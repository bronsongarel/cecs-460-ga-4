==> flow/design.v <==
module filter(
    input clk,
    input [7:0] distortedInputm4, distortedInputm3, distortedInputm2, distortedInputm1,distortedInput,
    output reg [7:0] filteredOutput
);
    parameter h0 = 1;
    parameter h1 = 2;
    parameter h2 = 3;
    parameter h3 = 2;
    parameter h4 = 1;
    always @(posedge clk) begin
    filteredOutput <= distortedInput   * h0 +
                     distortedInputm1 * h1 + 
                     distortedInputm2 * h2 + 
                     distortedInputm3 * h3 + 
                     distortedInputm4 * h4;
    end
endmodule
# Reports on filter
# Tool output for the design above, in the order of the flow.
# Lines are those of the file above, counted from 1.
# Library cell names are shortened.
inputs:
  top_module: "filter"
  clock: "clk"
  library: "sky130hd"
  pvt_corner: "tt_025C_1v80"

# Word-level counts
# Yosys after proc, flatten, opt, wreduce and memory -nomap, before mapping. Enables and synchronous resets that opt folds into registers are not counted as muxes. Memory bits, and registers merged into a memory's read port (data or address), are not among the register bits. Print and check cells are not counted. Equal cells are merged and count once.
bits:
  regBits: 8
  inputBits: 41
  out_inout_bits: 8
  wordCells: 6
classes:
  n_addsub: 4
  n_mul: 1
ops:
  columns: ["op", "count"]
  rows:
  - ["adder 8 bit", 4]
  - ["multiplier 8 x 2 -> 8 bit with constant B", 1]

# Depth
# Depth = most cells in a row (Yosys ltp): at word level without a register or memory, in the mapped netlist without a sequential cell, where the memories' decode and read muxes count.
depth:
  ltp_word: 4
  abc_area: 0
  depth_mapped: 14
  ltp_nobuf: 14

# Synthesis result
# Yosys stat after the flow's synthesis: flattened, memories mapped to cells. It holds for the ABC_AREA given above (unset counts as 0); a run with the other value may have another netlist.
synth_totals:
  stdcells: 117
  area_mm2: 0.0011236
  seq_area_mm2: 0.0001602
  flip_flops: 8
  buffers: 0
types:
  columns: ["cell_type", "count", "type_area_um2"]
  rows:
  - ["fa_1", 24, 480.461]
  - ["inv_1", 57, 213.955]
  - ["dfxtp_1", 8, 160.154]
  - ["ha_1", 8, 100.096]
  - ["xnor2_1", 10, 87.584]
  - ["xnor3_1", 1, 22.522]
  - ["a21o_1", 2, 15.014]
  - ["a21oi_1", 3, 15.014]
  - ["xor2_1", 1, 8.758]
  - ["a211oi_1", 1, 7.507]
  - ["o21bai_1", 1, 7.507]
  - ["o21ai_0", 1, 5.005]

# Worst setup path after synthesis
# Source: OpenSTA report_checks on the synthesized netlist (no wires, ideal clock, input and output delay 20% of the period each), path of least setup slack; recovery checks are left aside. Register names are those of the netlist, which keeps one name where synthesis merged equal registers.
synth_path:
  kind: "input to register"
  startpoint: "in distortedInputm4[2]"
  endpoint: "reg filteredOutput[6]"
  clock_period_ps: 3560
  input_delay_ps: 712
  setup_time_ps: 118
  t_first_pin_ps: 712
  arrival_ps: 3342
  required_ps: 3442
  path_slack_ps: 100
  delay_ps: 2748
  stages: 14
  n_path_buf: 0
  period_less_setup_slack_ps: 3460
# "delay_ps" is the arrival time less input delay plus setup time.
# "stages": output pins that drive a net of the path, with the launching flip-flop's if there is one; two outputs of one cell count as two.
# "period_less_setup_slack_ps" is the clock period less the worst setup slack; recovery checks do not enter. This is arithmetic on one report: input and output delays are still those of the set period (20% each).
# Between the ends stands the longest chain of elaborated cells between them, by number of cells; it is not shown to be the way that was timed. Of several equally long chains one is given.
# Each line given opens the expression or statement behind the cell; cells for indexed reads and writes are added by Yosys, which also makes memories of some case tables.
synth_between:
  cell_sequence: "inv_1 -> fa_1 -> inv_1 -> fa_1 -> inv_1 -> fa_1 -> inv_1 -> ha_1 -> inv_1 -> fa_1 -> inv_1 -> a21o_1 -> a21oi_1 -> xnor2_1"
  elab_chain_len: 1
  cells_between: 1
  cone_lines: 1
  classes_between: "add/sub: 1"
synth_lines:
  columns: ["item", "line", "rtl"]
  rows:
  - ["start, declared", 3, "input [7:0] distortedInputm4, distortedInputm3, distortedInputm2, distortedInputm1,distortedInput,"]
  - ["adder 8 bit", 12, "filteredOutput <= distortedInput   * h0 +"]
  - ["end, assigned", 12, null]
  - ["end, declared", 4, "output reg [7:0] filteredOutput"]

# Worst path after layout
# Path of least setup slack in the final report of run 1 (OpenROAD, finished layout, wires in). Where an end is a register, its clock arrival counts in the times.
# The report prints the path's times to 10 ps; the period is as set.
layout_path:
  kind: "input to register"
  startpoint: "in distortedInputm2[1]"
  endpoint: "reg filteredOutput[6]"
  clock_period_ps: 4220
  input_delay_ps: 840
  setup_time_ps: 110
  t_first_pin_ps: 840
  arrival_ps: 4050
  required_ps: 4360
  path_slack_ps: 310
  stages: 15
  n_path_buf: 1
# Between the ends stands the longest chain of elaborated cells between them, by number of cells; it is not shown to be the way that was timed. Of several equally long chains one is given.
layout_between:
  cell_sequence: "clkdlybuf4s50_1 -> inv_1 -> fa_1 -> inv_1 -> fa_1 -> inv_1 -> fa_1 -> inv_1 -> ha_1 -> inv_1 -> fa_1 -> inv_1 -> a21o_1 -> a21oi_1 -> xnor2_1"
  elab_chain_len: 4
  cells_between: 4
  cone_lines: 2
  classes_between: "add/sub: 3; mul: 1"
layout_lines:
  columns: ["item", "line", "rtl"]
  rows:
  - ["start, declared", 3, "input [7:0] distortedInputm4, distortedInputm3, distortedInputm2, distortedInputm1,distortedInput,"]
  - ["multiplier 8 x 2 -> 8 bit", 14, "distortedInputm2 * h2 +"]
  - ["adder 8 bit x3", 12, "filteredOutput <= distortedInput   * h0 +"]
  - ["end, assigned", 12, null]
  - ["end, declared", 4, "output reg [7:0] filteredOutput"]

# Flow measurements of filter on sky130hd: 2 stored runs with different settings, listed in no order. Input and output delays are each 20% of the period that was set; the output load is 0.01 pF.
# "worstPathTime_ps" means the part of the period allowed to the worst setup path (the constraints hold back 20% at inputs and 20% at outputs) less its slack; where the path has registers, the arrival times of their clocks count too.
# "final_power_uw" rests on the timing tool's default activity at the inputs, not on a simulated workload.
# "worstPathTime_ps" is given in steps of 10 ps.
runs:
  - name: "run 1"
    settings:
      period_ns: 4.22
      CORE_UTILIZATION: 34
      CAP_MARGIN: 20
      CORE_MARGIN: 2
      SLEW_MARGIN: 20
    results:
      timing.setup.ws_ps: 309
      final_power_uw: 686.4
      total_negative_slack_ps: 0
      stdcell_area_mm2: 0.0016841
      die_area_mm2: 0.0037804
      hold_ws_ps: 1213
      worstPathTime_ps: 3070
      critical_path_kind: "input to register"
      synth_area_mm2: 0.0011236
  - name: "run 2"
    settings:
      period_ns: 4.74
      CORE_UTILIZATION: 41
      SETUP_SLACK_MARGIN: 0.58
      PLACE_DENSITY: 0.54
      CORE_ASPECT_RATIO: 0.61
      CELL_PAD_IN_SITES_GLOBAL_PLACEMENT: 1
      TNS_END_PERCENT: 35
      GPL_TIMING_DRIVEN: 0
      CTS_CLUSTER_DIAMETER: 173
      CAP_MARGIN: 40
      SLEW_MARGIN: 10
      MIN_ROUTING_LAYER: "met2"
      MAX_ROUTING_LAYER: "met4"
      CORE_MARGIN: 2
    results:
      timing.setup.ws_ps: 663
      final_power_uw: 712.2
      total_negative_slack_ps: 0
      stdcell_area_mm2: 0.0017054
      die_area_mm2: 0.003188
      hold_ws_ps: 1341
      worstPathTime_ps: 3130
      critical_path_kind: "input to register"
      synth_area_mm2: 0.0011236
