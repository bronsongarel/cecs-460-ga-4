==> flow/design.v <==
`timescale 1ns / 1ps
module p_fir(
    input clk,
    input [7:0] distortedInputm4, distortedInputm3, distortedInputm2, distortedInputm1,distortedInput,
    output reg [7:0] filteredOutput
);
    parameter h0 = 1;
    parameter h1 = 2;
    parameter h2 = 3;
    parameter h3 = 2;
    parameter h4 = 1;
    reg [7:0] op_1, op_2, op_3, op_4, op_5;
    always @(posedge clk) begin
        op_1 <= distortedInput   * h0;
        op_2 <= distortedInputm1 * h1;
        op_3 <= distortedInputm2 * h2;
        op_4 <= distortedInputm3 * h3;
        op_5 <= distortedInputm4 * h4;
    end
    always @(posedge clk) begin
        filteredOutput <= op_1 + op_2 + op_3 + op_4 + op_5;
    end
endmodule
* Step by step through the tools: p_fir
Tool output for the design above, in the order of the flow. Lines are those of the file above, counted from 1. Cell names lack the library's common part. Not given: -
Set-up: top module p_fir, clock input clk, standard-cell library sky130hd, corner tt_025C_1v80

* Word-level counts
Source: Yosys, flattened and elaborated, memories not mapped. Widths are those after wreduce; folded enables and synchronous resets count as part of the registers. Registers that Yosys merges into a memory's read port (data or address) are not register bits. Print and check cells do not count. Equal cells are merged and count once.
Bit counts: register bits after elaboration 46, input bits 41, output and inout bits 8, elaborated cells 11
Operators by class: $add $sub $neg 4, $mul 1
Operator list (count):
- adder 8 bit | 4
- multiplier 8 x 2 -> 8 bit with constant B | 1

* Logic depth
Depth = most cells in a row (Yosys ltp): at word level without a register or memory, in the mapped netlist without a sequential cell, where the memories' decode and read muxes count.
Logic depth: depth in word-level cells 4, ABC_AREA 1, gate-level depth with buffers 15

* Netlist
Yosys stat after the flow's synthesis: flattened, memories mapped to cells. It holds for the ABC_AREA given above (unset counts as 0); a run with the other value may have another netlist. Totals and module areas in this step are rounded.
Cells by type:
- dfxtp_1 | count 46, area in all 920.883 um^2
- fa_1 | count 20, area in all 400.384 um^2
- inv_1 | count 60, area in all 225.216 um^2
- ha_1 | count 12, area in all 150.144 um^2
- nand2_1 | count 38, area in all 142.637 um^2
- nand3_1 | count 14, area in all 70.067 um^2
- xor2_1 | count 8, area in all 70.067 um^2
- a21oi_1 | count 5, area in all 25.024 um^2
- xnor2_1 | count 2, area in all 17.517 um^2
- inv_2 | count 4, area in all 15.014 um^2
- a31oi_1 | count 2, area in all 12.512 um^2
- nand4_1 | count 2, area in all 12.512 um^2
- o21bai_2 | count 1, area in all 11.261 um^2
- nand3_2 | count 1, area in all 10.01 um^2
- nand3b_1 | count 1, area in all 7.507 um^2
- o211ai_1 | count 1, area in all 7.507 um^2
- nand2_2 | count 1, area in all 6.256 um^2
- clkinv_1 | count 1, area in all 3.754 um^2
- nor2_1 | count 1, area in all 3.754 um^2
Mapped netlist: cells in the netlist 220, cell area after synthesis 2100 um^2, sequential part of the area 920 um^2, flip-flop cells 46

* Worst setup path after synthesis
OpenSTA on the mapped netlist: ideal clock, no wires. The path of least setup slack (recovery checks aside). Input and output delay are each 20% of the period. Register names are those of the netlist, which keeps one name where synthesis merged equal registers.
Timing post-synthesis: path kind register to register, start point reg op_1[2], end point reg filteredOutput[6], clock period 3.27 ns, data arrival time 2.745 ns, required time 3.151 ns, path slack 0.406 ns, path delay 2.864 ns, stages 11, path buffers 0, period reached after synthesis 2.864 ns
"path delay" is the arrival time less input delay plus setup time. "stages": output pins that drive a net of the path, with the launching flip-flop's if there is one; two outputs of one cell count as two. "period reached after synthesis" is the clock period less the worst setup slack; recovery checks do not enter. This is arithmetic on one report: input and output delays are still those of the set period (20% each). Between the ends stands the longest chain of elaborated cells between them, by number of cells; it is not shown to be the way that was timed. Of several equally long chains one is given. A line is the first line of the expression or statement that the cell stems from. Yosys adds cells for indexed reads and writes and turns some case tables into memories.
Between the ends, post-synthesis: cells stage by stage dfxtp_1 > inv_1 > fa_1 > inv_1 > fa_1 > fa_1 > ha_1 > fa_1 > nand3_1 > nand2_1 > xor2_1, length of the longest elaborated chain 4, elaborated cells between the ends (all ways) 4
RTL lines, path post-synthesis:
- start, declared | line 12 | reg [7:0] op_1, op_2, op_3, op_4, op_5;
- start, assigned | line 14 | op_1 <= distortedInput   * h0;
- adder 8 bit (4 in a row) | line 21 | filteredOutput <= op_1 + op_2 + op_3 + op_4 + op_5;
- end, assigned | line 21
- end, declared | line 5 | output reg [7:0] filteredOutput

FLOW RESULTS
============

Top module p_fir; platform sky130hd; tools Yosys and OpenROAD; 2 stored runs in no particular order. Input and output delays are each 20% of the period that was set; the output load is 0.01 pF.

* Entry A | settings: period_ns 4.45; CORE_UTILIZATION 69; PLACE_DENSITY_LB_ADDON 0.13; CORE_MARGIN 6; CELL_PAD_IN_SITES_DETAIL_PLACEMENT 2; ABC_AREA 1; GPL_TIMING_DRIVEN 1; GPL_ROUTABILITY_DRIVEN 0; MIN_ROUTING_LAYER met1; CAP_MARGIN 20; SLEW_MARGIN 20 | incomplete, placement halted on a tool error
* Entry B | settings: period_ns 2.28; CORE_UTILIZATION 61; PLACE_DENSITY_LB_ADDON 0.3; CORE_MARGIN 6; CELL_PAD_IN_SITES_GLOBAL_PLACEMENT 2; GPL_ROUTABILITY_DRIVEN 0; CTS_CLUSTER_DIAMETER 368; CAP_MARGIN 40; MAX_ROUTING_LAYER met4; SLEW_MARGIN 20 | incomplete, placement halted on FLW-0024
